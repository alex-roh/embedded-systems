==> flow/design.v <==
`timescale 1 ns/1 ns
module ModifiedSAD(A_in, B_in, Rst, Go, Sad_Out, A_Addr, B_Addr, AB_En, AB_Rw, C_Addr, C_En, C_Rw, Clk, Done);
	input Go;
	input [7:0] A_in, B_in;
	input Rst;
	input Clk;
	output reg [31:0] Sad_Out;
	output reg [14:0] A_Addr, B_Addr;
	output reg AB_En, AB_Rw, C_En, C_Rw, Done;
	output reg [6:0] C_Addr;
	integer I, J, K;
	integer Sum;
	parameter S0 = 0, S1 = 1, S2 = 2, S2a = 3, S3 = 4, S4 = 5; 
	reg [2:0] State;
	always@(posedge Clk) begin
		if(Rst == 1'b1) begin
			I <= 0; J <= 0; K <= 0;
			Sad_Out <= 0;
			Sum <= 0;
			A_Addr <= 0;	
			B_Addr <= 0;
			AB_En <= 0;
			AB_Rw <= 0;
			C_En <= 0;
			C_Rw <= 0;
			Done <= 0;
			State <= S0;
		end
		else begin
			A_Addr <= 0;
			B_Addr <= 0;
			C_Addr <= 0;
			AB_En <= 0;
			AB_Rw <= 0;
			C_En <= 0;
			C_Rw <= 0;
			Sad_Out <= 0;
			Done <= 0;
			case(State)
				S0: begin
					if(Go == 1'b1) begin
						State <= S1;
						I <= 0; J <= 0; K <= 0;
					end
					else
						State <= S0;
				end
				S1: begin
					Sum <= 0;
					J <= 0;
					State <= S2;
				end
				S2: begin
					if(J < 256) begin
						A_Addr <= I;
						B_Addr <= I;
						AB_En <= 1;  
						AB_Rw <= 0;
						State <= S2a;
					end
					else
						State <= S4;
				end
				S2a: begin
					State <= S3;
				end
				S3: begin
					if (A_in > B_in)
						Sum <= Sum + (A_in - B_in);
					else				
						Sum <= Sum + (B_in - A_in);
					I <= I + 1;
					J <= J + 1;
					State <= S2;
				end
				S4: begin
					Sad_Out <= Sum;
					C_En <= 1;  
					C_Rw <= 1;
					C_Addr = K;
					K = K + 1;
					if(I < 32768) begin
						State <= S1;
					end
					else begin
						State <= S0;
						Done <= 1'b1;
					end
				end
			endcase
		end
	end
endmodule
=== Step by step through the tools: ModifiedSAD ===
Tool output for the design above, in the order of the flow.
Line numbers count from 1 in the design file above.
Operators carry their Yosys type and port widths (W data, S select, Z words).
Cell names lack the library's common part.
A cell with -- has no value.

* Top: ModifiedSAD
* Clock input: Clk
* Library: sky130hd
* Timing corner: tt_025C_1v80

=== Word level ===
Source: Yosys, flattened and elaborated, memories not mapped. Widths are those after wreduce. Registers that Yosys merges into a memory's read port (data or address) are not register bits. Print and check cells do not count.

* Add/subtract/negate cells: 7
* $lt $le $gt $ge: 3
* Eq/ne operators: 6
* Muxes and demuxes: 13
* Bitwise gates (word level): 4
* Reductions and logical operators: 14

{| class="wikitable"
|+ Operator list
! kind !! count
|-
| $pmux W32 S2 || 3
|-
| $add A32 B2 Y32 const B || 3
|-
| $pmux W32 S3 || 1
|-
| $add A32 B32 Y32 || 2
|-
| $mux W32 || 2
|-
| $lt A32 B10 Y1 const B || 1
|-
| $lt A32 B17 Y1 const B || 1
|-
| $sub A8 B8 Y9 || 2
|-
| $pmux W3 S5 || 1
|-
| $reduce_and A2 Y1 || 4
|-
| $gt A8 B8 Y1 || 1
|-
| $reduce_bool A2 Y1 || 3
|-
| $reduce_or A2 Y1 || 3
|-
| $eq A3 B2 Y1 const B || 2
|-
| $eq A3 B3 Y1 const B || 2
|-
| $reduce_bool A5 Y1 || 1
|-
| $mux W1 || 5
|-
| $not A1 Y1 || 4
|-
| $eq A3 B1 Y1 const B || 1
|-
| $logic_not A3 Y1 || 1
|-
| $reduce_bool A3 Y1 || 1
|-
| $reduce_or A3 Y1 || 1
|-
| $mux W3 || 1
|-
| $ne A2 B2 Y1 const B || 1
|}

* Register bits: 188
* Input port bits: 19
* Output and inout bits: 74
* Cells after elaboration: 58

=== Depth ===
Depth = most cells in a row (Yosys ltp): at word level without a register or memory, in the mapped netlist without a sequential cell, where the memories' decode and read muxes count.

* Word-level depth: 4
* ABC_AREA: 0
* Depth in mapped cells: 21
* Mapped depth without buffers: 19

=== Netlist ===
The flow's flattened synthesis, as Yosys stat reports it; memories are mapped. The netlist is that of the ABC_AREA named above (0 if unset); the other value can give another one.
Totals and module areas in this step are rounded.

{| class="wikitable"
|+ Cell types
! cell !! count !! area in all (µm²)
|-
| dfxtp_1 || 159 || 3.18E+03
|-
| ha_1 || 57 || 713.184
|-
| xor2_1 || 60 || 525.504
|-
| nor2_1 || 112 || 420.403
|-
| and2_1 || 53 || 331.568
|-
| a21oi_1 || 60 || 300.288
|-
| nand2_1 || 80 || 300.288
|-
| o21ai_0 || 49 || 245.235
|-
| edfxtp_1 || 7 || 210.202
|-
| xnor2_1 || 23 || 201.443
|-
| nand3_1 || 29 || 145.139
|-
| buf_4 || 19 || 142.637
|-
| inv_1 || 31 || 116.362
|-
| a21o_1 || 13 || 97.594
|-
| nor3_1 || 19 || 95.091
|-
| nand4_1 || 15 || 93.84
|-
| or3_1 || 15 || 93.84
|-
| mux2i_1 || 9 || 90.086
|}

Not listed: further types 53, cells in them 165.

* Cell count: 975
* Synthesis area: 0.0086 mm²
* Sequential area: 0.0034 mm²
* Flip-flops: 166
* Buffer cells: 42

=== Worst setup path after synthesis ===
Source: OpenSTA report_checks on the synthesized netlist (no wires, ideal clock, input and output delay 20% of the period each), path of least setup slack; recovery checks are left aside. Register names are those of the netlist, which keeps one name where synthesis merged equal registers.

* Path kind: input -> register
* Start point: input port A_in[2]
* End point: register Sum[31]
* Clock period: 10100 ps
* External input delay: 2020 ps
* Setup time: 81 ps
* Time at the first pin: 2020 ps
* Arrival time: 6545 ps
* Data required time: 10019 ps
* Slack: 3474 ps
* Delay of the path: 4606 ps
* Stages: 17
* Buffers on the path: 1
* Period reached after synthesis: 6626 ps

"delay of the path" is the arrival time less input delay plus setup time.
"stages": output pins that drive a net of the path, with the launching flip-flop's if there is one; two outputs of one cell count as two.
"period reached after synthesis" = period - worst setup slack (recovery checks aside). The figure is calculated, with input and output delays left at 20% of the set period.
The rows between start and end are the longest chain of elaborated cells between them; the timing report does not say that the signal goes this way. Where chains are equally long, one stands for them.
A line is the first line of the expression or statement that the cell stems from. Yosys adds cells for indexed reads and writes and turns some case tables into memories.
At most two assigning lines are given for a register; there are more.

* Cells stage by stage: inv_1 > ha_1 > clkbuf_1 > nand4_1 > or2_2 > o21ai_0 > o21ai_1 > o31ai_2 > ha_1 > a21oi_1 > o21ai_1 > or4_1 > or3_1 > nand2_1 > o21a_1 > o2111ai_1 > o211ai_1
* Cells in the longest elaborated chain: 4
* Elaborated cells between the ends (all ways): 7
* RTL lines with such cells: 4
* Classes of those cells: add/sub: 4; compare: 1; mux: 2

{| class="wikitable"
|+ RTL lines, path after synthesis
! what !! RTL line !! text
|-
| from (decl) || 4 || <nowiki>input [7:0] A_in, B_in;</nowiki>
|-
| $sub A8 B8 Y9 || 71 || <nowiki>Sum <= Sum + (B_in - A_in);</nowiki>
|-
| $add A32 B32 Y32 || 71 ||
|-
| $mux W32 || 68 || <nowiki>if (A_in > B_in)</nowiki>
|-
| $pmux W32 S2 || 39 || <nowiki>case(State)</nowiki>
|-
| to (assign) || 69 || <nowiki>Sum <= Sum + (A_in - B_in);</nowiki>
|-
| to (assign) || 71 ||
|-
| to (decl) || 12 || <nowiki>integer Sum;</nowiki>
|}

=== Worst path after layout ===
From the final timing report of run 2: the path of least setup slack in the routed layout; clock arrival at registers is part of the times.
The report prints the path's times to 10 ps; the period is as set.

* Path kind: input -> register
* Start point: input port B_in[0]
* End point: register Sum[30]
* Clock period: 4760 ps
* External input delay: 950 ps
* Setup time: 100 ps
* Time at the first pin: 950 ps
* Arrival time: 4930 ps
* Data required time: 5090 ps
* Slack: 160 ps
* Stages: 20
* Buffers on the path: 4

The rows between start and end are the longest chain of elaborated cells between them; the timing report does not say that the signal goes this way. Where chains are equally long, one stands for them.
At most two assigning lines are given for a register; there are more.

* Cells stage by stage: dlygate4sd2_1 > ha_4 > nand4_1 > or2_4 > o21ai_4 > o21ai_4 > mux2i_2 > buf_4 > buf_4 > buf_4 > xor2_1 > ha_1 > nand4_1 > a21oi_2 > o2111ai_2 > a21boi_4 > a221oi_4 > or4_4 > nor3b_2 > a221o_1
* Cells in the longest elaborated chain: 4
* Elaborated cells between the ends (all ways): 7
* RTL lines with such cells: 4
* Classes of those cells: add/sub: 4; compare: 1; mux: 2

{| class="wikitable"
|+ RTL lines, path post-layout
! what !! RTL line !! text
|-
| from (decl) || 4 || <nowiki>input [7:0] A_in, B_in;</nowiki>
|-
| $sub A8 B8 Y9 || 71 || <nowiki>Sum <= Sum + (B_in - A_in);</nowiki>
|-
| $add A32 B32 Y32 || 71 ||
|-
| $mux W32 || 68 || <nowiki>if (A_in > B_in)</nowiki>
|-
| $pmux W32 S2 || 39 || <nowiki>case(State)</nowiki>
|-
| to (assign) || 69 || <nowiki>Sum <= Sum + (A_in - B_in);</nowiki>
|-
| to (assign) || 71 ||
|-
| to (decl) || 12 || <nowiki>integer Sum;</nowiki>
|}

--- measured runs ---
Stored flow runs of ModifiedSAD (2 of them; Yosys, OpenROAD, sky130hd). They differ in their settings and are not a sequence. Constraints: input delay and output delay 20% of the set period each, output load 0.01 pF.
"reached clock period" means the clock period less the worst setup slack. The figure is calculated, with input and output delays left at 20% of the set period.
"allowed time less slack (worst setup path)" is the time allowed to the run's worst setup path (the clock period less input and output delay, where it has them) less its slack. Clock arrival times count: a late capture clock shortens it, a late launch clock lengthens it.
"total power of the final layout" is the tool's figure for a default switching activity; nothing was simulated.
"allowed time less slack (worst setup path)" is given in steps of 10 ps.
Measured values are rounded.

=== Run 1 ===
{| class="wikitable"
! Setting !! Value
|-
| period_ns || 3.86
|-
| CORE_UTILIZATION || 63
|-
| SETUP_SLACK_MARGIN || -0.27
|-
| PLACE_DENSITY_LB_ADDON || 0.03
|-
| CORE_ASPECT_RATIO || 0.7
|-
| CELL_PAD_IN_SITES_GLOBAL_PLACEMENT || 1
|-
| CELL_PAD_IN_SITES_DETAIL_PLACEMENT || 0
|-
| CTS_CLUSTER_DIAMETER || 396
|-
| CAP_MARGIN || 20
|-
| CORE_MARGIN || 2
|-
| SLEW_MARGIN || 20
|}
Stopped before the end: placement reported FLW-0024.

=== Run 2 ===
{| class="wikitable"
! Setting !! Value
|-
| period_ns || 4.76
|-
| CAP_MARGIN || 20
|-
| CORE_MARGIN || 2
|-
| CORE_UTILIZATION || 40
|-
| SLEW_MARGIN || 20
|-
! Result !! Value
|-
| Worst setup slack after layout || 160 ps
|-
| Worst hold slack || 480 ps
|-
| Total power of the final layout || 3.4 mW
|-
| Cell area after synthesis || 0.0086 mm²
|-
| Overall die area || 0.023 mm²
|-
| Total negative slack on setup checks || 0 ps
|-
| Final utilization || 55 %
|-
| Reached clock period || 4601 ps
|-
| Allowed time less slack (worst setup path) || 3650 ps
|-
| Critical path kind || input -> register
|}
--- end ---
